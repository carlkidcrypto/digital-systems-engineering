==> flow/design.v <==
`timescale 1ns / 1ps
module SPI_FSM(
    input logic done,
    input logic clk,
    output logic sclk,
    output logic chs,  
    output logic mosi,
    output logic finished,
    input [7:0] SPI_IN
    );
    typedef enum logic [3:0]
    {start,cs,data1,data2,data3,data4,data5,data6,data7,data8,fine} statetype;
    statetype state;
logic [9:0] SPI_Counter_Up;  
logic [7:0] din;
assign din = SPI_IN;
always_ff@(posedge clk)  
begin
     if(done)
        SPI_Counter_Up <= SPI_Counter_Up + 10'b1;  
      else
        SPI_Counter_Up <= 0; 
      if(SPI_Counter_Up == 600)  
        sclk <= 1;
      else
        sclk <= 0;
end  
always_ff@(posedge clk)  
    begin
       if(done)
            begin            
                case(state)
                    cs: 
                        begin
                            if(sclk == 1)
                                state <= data1;
                            else
                                state <= cs;
                        end
                    data1: 
                        begin
                            if(sclk == 1)
                                begin
                                    state <= data2;
                                    mosi <= din[0];
                                end
                            else
                                state <= data1;
                        end
                    data2: 
                        begin
                            if(sclk == 1)
                                begin
                                    state <= data3;
                                    mosi <= din[1];
                                end
                            else
                                state <= data2;
                        end
                    data3: 
                        begin
                            if(sclk == 1)
                                begin
                                    state <= data4;
                                    mosi <= din[2];
                                end
                            else
                                state <= data3;
                        end
                    data4: 
                        begin
                            if(sclk == 1)
                                begin
                                    state <= data5;
                                    mosi <= din[3];
                                end
                            else
                                state <= data4;
                         end
                    data5: 
                        begin
                            if(sclk == 1)
                                begin
                                    state <= data6;
                                    mosi <= din[4];
                                end
                            else
                                state <= data5;
                        end
                    data6: 
                        begin
                            if(sclk == 1)
                                begin
                                    state <= data7;
                                    mosi <= din[5];
                                end
                            else
                                state <= data6;
                        end
                    data7: 
                        begin
                            if(sclk == 1)
                                begin
                                    state <= data8;
                                    mosi <= din[6];
                                end
                            else
                                state <= data7;
                        end
                    data8: 
                        begin
                            if(sclk == 1)
                                begin
                                    state <= fine;
                                    mosi <= din[7];
                                end
                            else
                                state <= data8;
                        end
                    fine: 
                        begin
                            mosi <= 0;
                            state <= start;
                        end
                    default: state <= start;       
                endcase
            end
        else  
            begin
                mosi <= 0;
                state <= start;
            end         
    end  
    always_comb  
    begin
        chs = 1; finished = 0;
        case(state)
            start: finished = 0;     
            cs: chs = 0;
            fine: begin
                    finished = 1;
                    chs = 1 ;
                  end
        endcase  
    end  
endmodule:  SPI_FSM
---- Reports on SPI_FSM ----
What the tools print for SPI_FSM, step after step.
Line numbers count from 1 in the design file above.
Operators carry their Yosys type and port widths (W data, S select, Z words).
Library cell names are shortened.
A cell with -- has no value.
design
  top module .............................. SPI_FSM
  clock port .............................. clk
  cell library ............................ sky130hd
  corner .................................. tt_025C_1v80

---- Word-level counts ----
Yosys after proc, flatten, opt, wreduce and memory -nomap, before mapping. Memory bits, and registers merged into a memory's read port (data or address), are not among the register bits. Print and check cells are not counted.
bit counts
  bits in registers ....................... 16
  output and inout port bits .............. 4
  word-level cells ........................ 48
  bits of input ports ..................... 10
cells by class
  add/subtract/negate cells ............... 1
  reductions and logical operators ........ 2
  muxes and demuxes ....................... 22
  equality and inequality tests ........... 19
operator list
  kind                     count
  $pmux W4 S9              1
  $ne A2 B2 Y1 const B     8
  $eq A4 B3 Y1 const B     4
  $mux W1                  15
  $eq A4 B4 Y1 const B     3
  $add A10 B1 Y10 const B  1
  $eq A10 B10 Y1 const B   1
  $reduce_and A9 Y1        1
  $reduce_bool A9 Y1       1
  $pmux W1 S9              1
  $eq A4 B2 Y1 const B     2
  $mux W2                  3
  $eq A4 B1 Y1 const B     1
  $mux W4                  1
  $mux W3                  1

---- Longest topological paths ----
Longest topological path by Yosys (ltp), each cell counted once; first at word level (registers and memories cut), then after technology mapping (sequential cells cut; the memories' decode and read muxes count).
depth
  depth in word-level cells ............... 3
  ABC_AREA ................................ 0
  gate-level depth with buffers ........... 4
  mapped depth without buffers ............ 4

---- Synthesis result ----
The flow's flattened synthesis, as Yosys stat reports it; memories are mapped. The netlist is that of the ABC_AREA named above (0 if unset); the other value can give another one.
cells by type
  cell      count  area in all (sq um)
  dfxtp_1   22     440.422
  mux2i_1   8      80.077
  nor2b_1   9      56.304
  and2_1    7      43.792
  xnor2_1   5      43.792
  ha_1      2      25.024
  nor4_4    1      21.27
  nand3_1   4      20.019
  and3_1    3      18.768
  a21boi_0  2      15.014
  a22oi_1   2      15.014
  nand2_1   4      15.014
  nand4_1   2      12.512
  nor4_1    2      12.512
  nor4_2    1      12.512
  or3_1     2      12.512
  inv_1     3      11.261
  a222oi_1  1      10.01
Not listed: further types 11, cells in them 13.
mapped netlist
  flip-flops .............................. 22
  standard cells after synthesis .......... 93
  cell area after synthesis ............... 952.2 sq um

---- Path before layout ----
Path of least setup slack by OpenSTA after synthesis, without wires, with an ideal clock, recovery checks aside; 20% of the period is set as input and as output delay. Where synthesis merged equal registers, the netlist keeps one of their names.
timing post-synthesis
  path type ............................... register to register
  start point ............................. register SPI_Counter_Up[0]
  end point ............................... register sclk
  stages .................................. 5
  delay of the path ....................... 1.204 ns
  library setup time ...................... 0.088 ns
  launch time at the first pin ............ 0.000 ns
  data arrival time ....................... 1.116 ns
  clock period ............................ 1.74 ns
  slack ................................... 0.536 ns
  period reached after synthesis .......... 1.204 ns
"delay of the path" = arrival - input delay + setup time.
"stages": output pins that drive a net of the path, with the launching flip-flop's if there is one; two outputs of one cell count as two.
"period reached after synthesis" is the clock period less the worst setup slack; recovery checks do not enter. This is arithmetic on one report: input and output delays are still those of the set period (20% each).
The rows between start and end are the longest chain of elaborated cells between them; the timing report does not say that the signal goes this way. Where chains are equally long, one stands for them.
Each line given opens the expression or statement behind the cell; cells for indexed reads and writes are added by Yosys, which also makes memories of some case tables.
on the way, post-synthesis
  cell sequence ........................... dfxtp_1 -> inv_1 -> ha_1 -> or4b_1 -> nor4_2
  length of the longest elaborated chain .. 2
  elaborated cells on any way between the ends .. 2
  source lines of those cells ............. 1
  classes of those cells .................. 1 x eq/ne; 1 x mux
RTL lines, path post-synthesis
  item            RTL line  source
  from (decl)     14        logic [9:0] SPI_Counter_Up;
  from (assign)   20        SPI_Counter_Up <= SPI_Counter_Up + 10'b1;
  from (assign)   22        SPI_Counter_Up <= 0;
  $eq A10 B10 Y1  23        if(SPI_Counter_Up == 600)
  $mux W1         23
  to (assign)     24        sclk <= 1;
  to (assign)     26        sclk <= 0;
  to (decl)       5         output logic sclk,

---- Timing after layout ----
Path of least setup slack in the final report of flow run A (OpenROAD, finished layout, wires in). Where an end is a register, its clock arrival counts in the times.
timing after layout
  path type ............................... register to register
  start point ............................. register state
  end point ............................... register mosi
  clock period ............................ 1.33 ns
  library setup time ...................... 0.09 ns
  launch time at the first pin ............ 0.30 ns
  slack ................................... 0.06 ns
  data arrival time ....................... 1.47 ns
  stages .................................. 5
An end named without its bit number is one bit of that signal or, where synthesis recoded a state register, one of its new flip-flops.
The rows between start and end are the longest chain of elaborated cells between them; the timing report does not say that the signal goes this way. Where chains are equally long, one stands for them.
A register here has more assigning lines than the two given.
on the way, after layout
  cell sequence ........................... dfxtp_1 -> nor4_4 -> and3_4 -> buf_4 -> o311a_1
  length of the longest elaborated chain .. 3
  elaborated cells on any way between the ends .. 20
  classes of those cells .................. 17 x eq/ne; 1 x mux; 2 x reduce/logical
RTL lines, path after layout
  item                RTL line  source
  from (decl)         13        statetype state;
  from (assign)       36        state <= data1;
  from (assign)       38        state <= cs;
  $eq A4 B2 Y1        32        case(state)
  $reduce_bool A9 Y1  --
  $reduce_and A9 Y1   --
  to (assign)         45        mosi <= din[0];
  to (assign)         55        mosi <= din[1];
  to (decl)           7         output logic mosi,

Settings and measured results of 2 stored flow runs for module SPI_FSM (sky130hd), not sorted in any way. The constraints put input and output delay at 20% of the set period each and load the outputs with 0.01 pF.
"achieved clock period (ns)": clock period set for the run, less the worst setup slack. It is reckoned from that one timing run; input and output delays stay at 20% of the period that was set.

Flow files of flow run A
==> flow/run.sh <==
#!/bin/bash
# the make line also repeats the synthesis and layout settings of config.mk as NAME=value (left out here)
make -C /OpenROAD-flow-scripts/flow DESIGN_CONFIG=/design/flow/config.mk WORK_HOME=/design/flow/orfs CLKGATE_MAP_FILE= finish
==> flow/config.mk <==
export PLATFORM = sky130hd
export DESIGN_NAME = SPI_FSM
export DESIGN_NICKNAME = SPI_FSM
export VERILOG_FILES = /design/flow/design.v
export SDC_FILE = /design/flow/constraint.sdc
export NUM_CORES = 4
export LEC_CHECK = 0
export CAP_MARGIN = 20
export CORE_MARGIN = 2
export CORE_UTILIZATION = 44
export SLEW_MARGIN = 20
==> flow/constraint.sdc <==
create_clock -name core_clock -period 1.33 [get_ports {clk}]
set_input_delay 0.2660 -clock core_clock [delete_from_list [all_inputs] [get_ports {clk}]]
set_output_delay 0.2660 -clock core_clock [all_outputs]
set_load 0.01 [all_outputs]

report of flow run A
yosys chip area after synthesis (um^2): 952.2
finish__design__die__area: 2552.3
finish__design__instance__area__stdcell: 1216.2
finish__design__instance__utilization: 0.6075
finish__timing__setup__ws: 0.059
finish__timing__setup__tns: 0.000
finish__timing__hold__ws: 0.465
achieved clock period (ns): 1.271

Flow files of flow run B
==> flow/run.sh <==
#!/bin/bash
# the make line also repeats the synthesis and layout settings of config.mk as NAME=value (left out here)
make -C /OpenROAD-flow-scripts/flow DESIGN_CONFIG=/design/flow/config.mk WORK_HOME=/design/flow/orfs CLKGATE_MAP_FILE= finish
==> flow/config.mk <==
export PLATFORM = sky130hd
export DESIGN_NAME = SPI_FSM
export DESIGN_NICKNAME = SPI_FSM
export VERILOG_FILES = /design/flow/design.v
export SDC_FILE = /design/flow/constraint.sdc
export NUM_CORES = 4
export LEC_CHECK = 0
export CAP_MARGIN = 20
export CELL_PAD_IN_SITES_DETAIL_PLACEMENT = 2
export CELL_PAD_IN_SITES_GLOBAL_PLACEMENT = 1
export CORE_MARGIN = 2
export CORE_UTILIZATION = 23
export GPL_TIMING_DRIVEN = 0
export MAX_ROUTING_LAYER = met5
export MIN_ROUTING_LAYER = met1
export PLACE_DENSITY_LB_ADDON = 0.18
export SETUP_SLACK_MARGIN = -0.03
export SLEW_MARGIN = 20
export TNS_END_PERCENT = 20
==> flow/constraint.sdc <==
create_clock -name core_clock -period 0.798 [get_ports {clk}]
set_input_delay 0.1596 -clock core_clock [delete_from_list [all_inputs] [get_ports {clk}]]
set_output_delay 0.1596 -clock core_clock [all_outputs]
set_load 0.01 [all_outputs]

report of flow run B
yosys chip area after synthesis (um^2): 952.2
finish__design__die__area: 4670.4
finish__design__instance__area__stdcell: 1371.3
finish__design__instance__utilization: 0.3428
finish__timing__setup__ws: -0.495
finish__timing__setup__tns: -4.615
finish__timing__hold__ws: 0.462
achieved clock period (ns): 1.293
