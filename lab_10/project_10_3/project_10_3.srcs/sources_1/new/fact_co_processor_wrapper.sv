==> flow/design.v <==
`timescale 1ns / 1ps
module fact_co_processor_wrapper(
    input logic [31:0] n,
    input logic rst, go, src_clk, des_clk,
    output logic done,
    output [31:0] result
    );
    logic rst_fmw1,go_fmw1,done_fwm1;
    logic [31:0] result_fmw1,n_fmw1;
    fact_machine_wrapper fmw1 (
    .rst(rst_fmw1),
    .go(go_fmw1),
    .clk(des_clk),
    .n(n_fmw1),
    .result(result_fmw1),
    .done(done_fmw1)
    );
    assign result = result_fmw1;
    assign done = done_fmw1;
    assign n_fmw1 = n;
    logic [2:0] go_reg;
    logic [2:0] rst_reg;
    always_ff@(posedge des_clk)
    begin
        go_reg[0] <= go;
        go_reg[1] <= go_reg[0];
        go_reg[2] <= go_reg[1];
        go_fmw1 <= go_reg[2] ^ go_reg[1];
         rst_reg[0] <= rst;
         rst_reg[1] <= rst_reg[0];
         rst_reg[2] <= rst_reg[1];
         rst_fmw1 <= rst_reg[2] ^ rst_reg[1];
    end    
endmodule
`timescale 1ns / 1ps
module fact_machine_wrapper(
    input logic rst, go, clk,
    input logic [31:0] n,
    output logic [31:0] result,
    output logic done
    );
    logic [31:0] sum_reg;
    logic [31:0] add_res_reg;
    logic [31:0] cnt_1;
    logic [31:0] cnt_2;
    typedef enum logic [3:0] {start, n_grt_0, inc_cnt1, cnt_grt_n, cnt_eq_1, set_sum_reg_to_1_1, 
                              add_sum_reg_cnt_times, update_sum_reg, ld_res_from_sum_reg, set_sum_reg_to_0,send_done, set_sum_reg_to_1_2                 
         } statetype;
         statetype state;
    always_ff@(posedge clk)
    begin
        if(rst)
            begin
                cnt_1 <= 0;
                cnt_2 <= 0;
                sum_reg <= 0;
                add_res_reg <= 0;
                result <= 0;
                done <= 0;
                state <= start;
            end
        else
            begin
                case(state)
                    start:
                        begin
                            if(go)
                                begin
                                    state <= n_grt_0;
                                end
                            else
                                begin
                                    state <= start;
                                end
                        end
                    n_grt_0:
                        begin
                            if(n > 0)
                                begin
                                    state <= inc_cnt1;
                                end
                            else
                                begin
                                    state <= set_sum_reg_to_1_2;
                                end
                        end
                    inc_cnt1:
                        begin
                            cnt_1 = cnt_1 + 1;
                            state <= cnt_grt_n;
                        end
                    cnt_grt_n:
                        begin
                            if(cnt_1 > n)
                                begin
                                    state <= ld_res_from_sum_reg;
                                end
                            else
                                begin
                                    state <= cnt_eq_1;
                                end
                        end
                    cnt_eq_1:
                        begin
                            if(cnt_1 == 1)
                                begin
                                    state <= set_sum_reg_to_1_1;
                                end
                            else
                                begin
                                    state <= add_sum_reg_cnt_times;
                                end
                        end
                    add_sum_reg_cnt_times:
                        begin
                            if(cnt_2 > (cnt_1 - 1))
                                begin
                                    state <= update_sum_reg;     
                                end
                            else
                                begin
                                    add_res_reg <= add_res_reg + sum_reg;
                                    cnt_2 <= cnt_2 + 1;  
                                end
                        end
                    update_sum_reg:
                        begin
                            cnt_2 <= 0;
                            sum_reg <= add_res_reg;
                            add_res_reg <= 0;  
                            state <= inc_cnt1;   
                        end
                    ld_res_from_sum_reg:
                        begin
                            result <= sum_reg;
                            state <= set_sum_reg_to_0;
                        end
                    set_sum_reg_to_0:
                        begin
                            sum_reg <= 0;
                            state <= send_done;
                        end
                    set_sum_reg_to_1_1:
                        begin
                            sum_reg <= 1;
                            state <= inc_cnt1;
                        end
                    set_sum_reg_to_1_2:
                        begin
                            sum_reg <= 1;
                            state <= ld_res_from_sum_reg;
                        end
                    send_done:
                        begin
                            done <= 1;
                            if(go)
                                begin
                                    cnt_1 <= 0;
                                    result <= 0;
                                    state <= n_grt_0;
                                    done <= 0;
                                end
                            else if(rst)
                                begin
                                    done <= 0;
                                    state <= start;
                                end
                            else
                                begin
                                    done <= 1;
                                    state <= send_done;
                                end
                        end
                endcase
            end    
    end    
endmodule: fact_machine_wrapper
# Step by step through the tools: fact_co_processor_wrapper
# What the tools print for fact_co_processor_wrapper, step after step.
# Lines are those of the file above, counted from 1.
# Cell names lack the library's common part.
# The mark - stands for no value.
# design
top,fact_co_processor_wrapper
clock_port,des_clk
cell_library,sky130hd
corner,tt_025C_1v80

# Elaborated design
# Counts by Yosys on the flattened word-level netlist (proc, flatten, opt, wreduce; memories kept). Register bits leave out memories and registers merged into their read ports (data or address). Print and check cells are left out. Cells with the same type and inputs are merged into one.
# bits
reg_bits,173
output_inout_bits,33
# classes
reduce_logical,12
cmp,3
equal,15
logic,2
n_addsub,4
muxes,16
# op_table
operator,count
32-bit case mux with 2-bit select,4
32-bit case mux with 3-bit select,1
32-bit two-way mux,3
32-bit by 1-bit adder with 32-bit output with constant B,2
32-bit > comparator,2
4-bit case mux with 11-bit select,1
32-bit by 1-bit subtractor with 32-bit output with constant B,1
32-bit by 1-bit > comparator with 1-bit output with constant B,1
32-bit by 1-bit == test with 1-bit output with constant B,1
32-bit adder,1
4-bit by 3-bit == test with 1-bit output with constant B,4
4-bit == test with constant B,4
4-bit two-way mux,4
11-bit nonzero test,1
2-bit AND reduction,4
4-bit by 2-bit == test with 1-bit output with constant B,2
2-bit nonzero test,3
2-bit != test with constant B,2
2-bit OR reduction,2
4-bit by 1-bit == test with 1-bit output with constant B,1
4-bit zero test,1
3-bit nonzero test,1
1-bit bitwise XOR,2
2-bit by 1-bit != test with 1-bit output with constant B,1
2-bit two-way mux,1
1-bit two-way mux,2

# Depth
# Longest topological path by Yosys (ltp), each cell counted once; first at word level (registers and memories cut), then after technology mapping (sequential cells cut; the memories' decode and read muxes count).
# logic_depth
depth_word,4
abc_area,0
mapped_depth,21

# After synthesis
# The flow's flattened synthesis, as Yosys stat reports it; memories are mapped. The netlist is that of the ABC_AREA named above (0 if unset); the other value can give another one.
# synth_totals
mapped_area_um2,11015.6
ffs,181
buf_cells,69
sequential_area_um2,3623.5
mapped_cells,1331
# by_type
type,count,type_area_um2
dfxtp_1,181,3.62E+03
ha_1,99,1.24E+03
nor2_1,172,645.619
a21oi_1,116,580.557
xor2_1,38,332.819
mux2i_1,33,330.317
o21ai_0,66,330.317
xnor2_1,35,306.544
a22oi_1,35,262.752
a21o_1,33,247.738
nand2_1,61,228.97
inv_1,55,206.448
or3_1,32,200.192
clkbuf_1,52,195.187
nand4_1,29,181.424
nand3_1,33,165.158
nor3_1,33,165.158
nand3b_1,16,120.115
# Other cell types: 61; their cells: 212.
# The figures by module come from a second, unflattened synthesis with its own total; it is not the netlist above.
# unflattened
cells_unflattened,1343
area_unflattened_um2,10887.9
# Rows give one instance, submodules left out.
# by_module
mod,instances,mod_area_um2,cells,seq_area_um2
fact_machine_wrapper,1,10710.3,1333,3463.3
fact_co_processor_wrapper,1,177.7,10,160.2

# Worst setup path after synthesis
# Path of least setup slack by OpenSTA after synthesis, without wires, with an ideal clock, recovery checks aside; 20% of the period is set as input and as output delay. Where synthesis merged equal registers, the netlist keeps one of their names.
# synth_timing
kind,register to register
from,reg fmw1.cnt_1[2]
to,reg fmw1.add_res_reg[7]
slack_ns,1.995
arrival_ns,4.087
launch_ns,0.000
delay_ns,4.215
stages,22
tclk_ns,6.21
required_time_ns,6.082
synth_period_reached_ns,4.215
# "delay_ns" = arrival - input delay + setup time.
# "stages" counts driving pins, that of a launching flip-flop among them; a cell with two outputs on the path counts twice.
# "synth_period_reached_ns" is the clock period less the worst setup slack; recovery checks do not enter. This is arithmetic on one report: input and output delays are still those of the set period (20% each).
# Between the ends stands the longest chain of elaborated cells between them, by number of cells; it is not shown to be the way that was timed. Of several equally long chains one is given.
# A line is the first line of the expression or statement that the cell stems from. Yosys adds cells for indexed reads and writes and turns some case tables into memories.
# At most two assigning lines are given for a register; there are more.
# synth_via
path_cell_list,dfxtp_1 -> buf_6 -> or4_4 -> nor3_4 -> nand3_2 -> nor2b_2 -> nand2_1 -> or2_1 -> nor2_1 -> nand3b_1 -> xor2_1 -> ha_1 -> nand4_1 -> or2_1 -> o22ai_1 -> a2111oi_4 -> a31oi_1 -> buf_2 -> clkbuf_1 -> nor3_1 -> a21oi_1 -> nor2_1
elab_chain_len,4
# synth_rtl
element,line,rtl
from (decl),44,logic [31:0] cnt_1;
from (assign),54,cnt_1 <= 0;
from (assign),89,cnt_1 = cnt_1 + 1;
32-bit by 1-bit subtractor with 32-bit output,116,if(cnt_2 > (cnt_1 - 1))
32-bit > comparator,116,
32-bit two-way mux,116,
32-bit case mux with 2-bit select,64,case(state)
to (assign),57,add_res_reg <= 0;
to (assign),122,add_res_reg <= add_res_reg + sum_reg;
to (decl),43,logic [31:0] add_res_reg;

# Worst path after layout
# Path of least setup slack in the final report of record 1 (OpenROAD, finished layout, wires in). Where an end is a register, its clock arrival counts in the times.
# layout_timing
kind,register to register
from,reg fmw1.cnt_1[3]
to,reg fmw1.add_res_reg[13]
arrival_ns,4.67
stages,19
tclk_ns,2.54
slack_ns,-1.77
required_time_ns,2.90
launch_ns,0.44
# Between the ends stands the longest chain of elaborated cells between them, by number of cells; it is not shown to be the way that was timed. Of several equally long chains one is given.
# At most two assigning lines are given for a register; there are more.
# layout_via
path_cell_list,dfxtp_2 -> or4_4 -> nor3_4 -> and4_4 -> nand3_2 -> or2_4 -> nor2_4 -> nand2_2 -> xor2_2 -> ha_1 -> a21o_1 -> a21oi_2 -> nor2b_2 -> a2111oi_4 -> a31oi_4 -> buf_12 -> buf_12 -> or3_4 -> o31ai_4
elab_chain_len,4
# layout_rtl
element,line,rtl
from (decl),44,logic [31:0] cnt_1;
from (assign),54,cnt_1 <= 0;
from (assign),89,cnt_1 = cnt_1 + 1;
32-bit by 1-bit subtractor with 32-bit output,116,if(cnt_2 > (cnt_1 - 1))
32-bit > comparator,116,
32-bit two-way mux,116,
32-bit case mux with 2-bit select,64,case(state)
to (assign),57,add_res_reg <= 0;
to (assign),122,add_res_reg <= add_res_reg + sum_reg;
to (decl),43,logic [31:0] add_res_reg;

# Below are 2 stored runs of the flow (Yosys, OpenROAD; platform sky130hd) on fact_co_processor_wrapper, each with its settings and what was measured, unordered. Constraints: input delay and output delay 20% of the set period each, output load 0.01 pF.
# "timing.worst_path_ns" means the part of the period allowed to the worst setup path (the constraints hold back 20% at inputs and 20% at outputs) less its slack; where the path has registers, the arrival times of their clocks count too.
# "design_power_mw" is the tool's figure for a default switching activity; nothing was simulated.
# Settings: - = not set for that run.
# A result given as - is not shown for that run.
stored run,period_ns,CAP_MARGIN,CORE_MARGIN,CORE_UTILIZATION,SLEW_MARGIN,PLACE_DENSITY_LB_ADDON,CELL_PAD_IN_SITES_GLOBAL_PLACEMENT,CELL_PAD_IN_SITES_DETAIL_PLACEMENT,TNS_END_PERCENT,MIN_ROUTING_LAYER,finalUtil_pct,fin_hold_ws_ns,synth_chip_area_um2,finalCellArea_um2,timing.worst_path_ns,worstPathKind,setup_ws_ns,design_power_mw,design.die.area_um2
record 1,2.54,20,2,40,20,-,-,-,-,-,54.6,0.329,11015.6,14744.1,4.31,register to register,-1.768,6.065,28883.0
record 2,7.61,20,4,67,20,0.01,1,2,20,met1,-,-,-,-,-,-,-,-,-
# Record 2: stopped before the end: placement reported FLW-0024
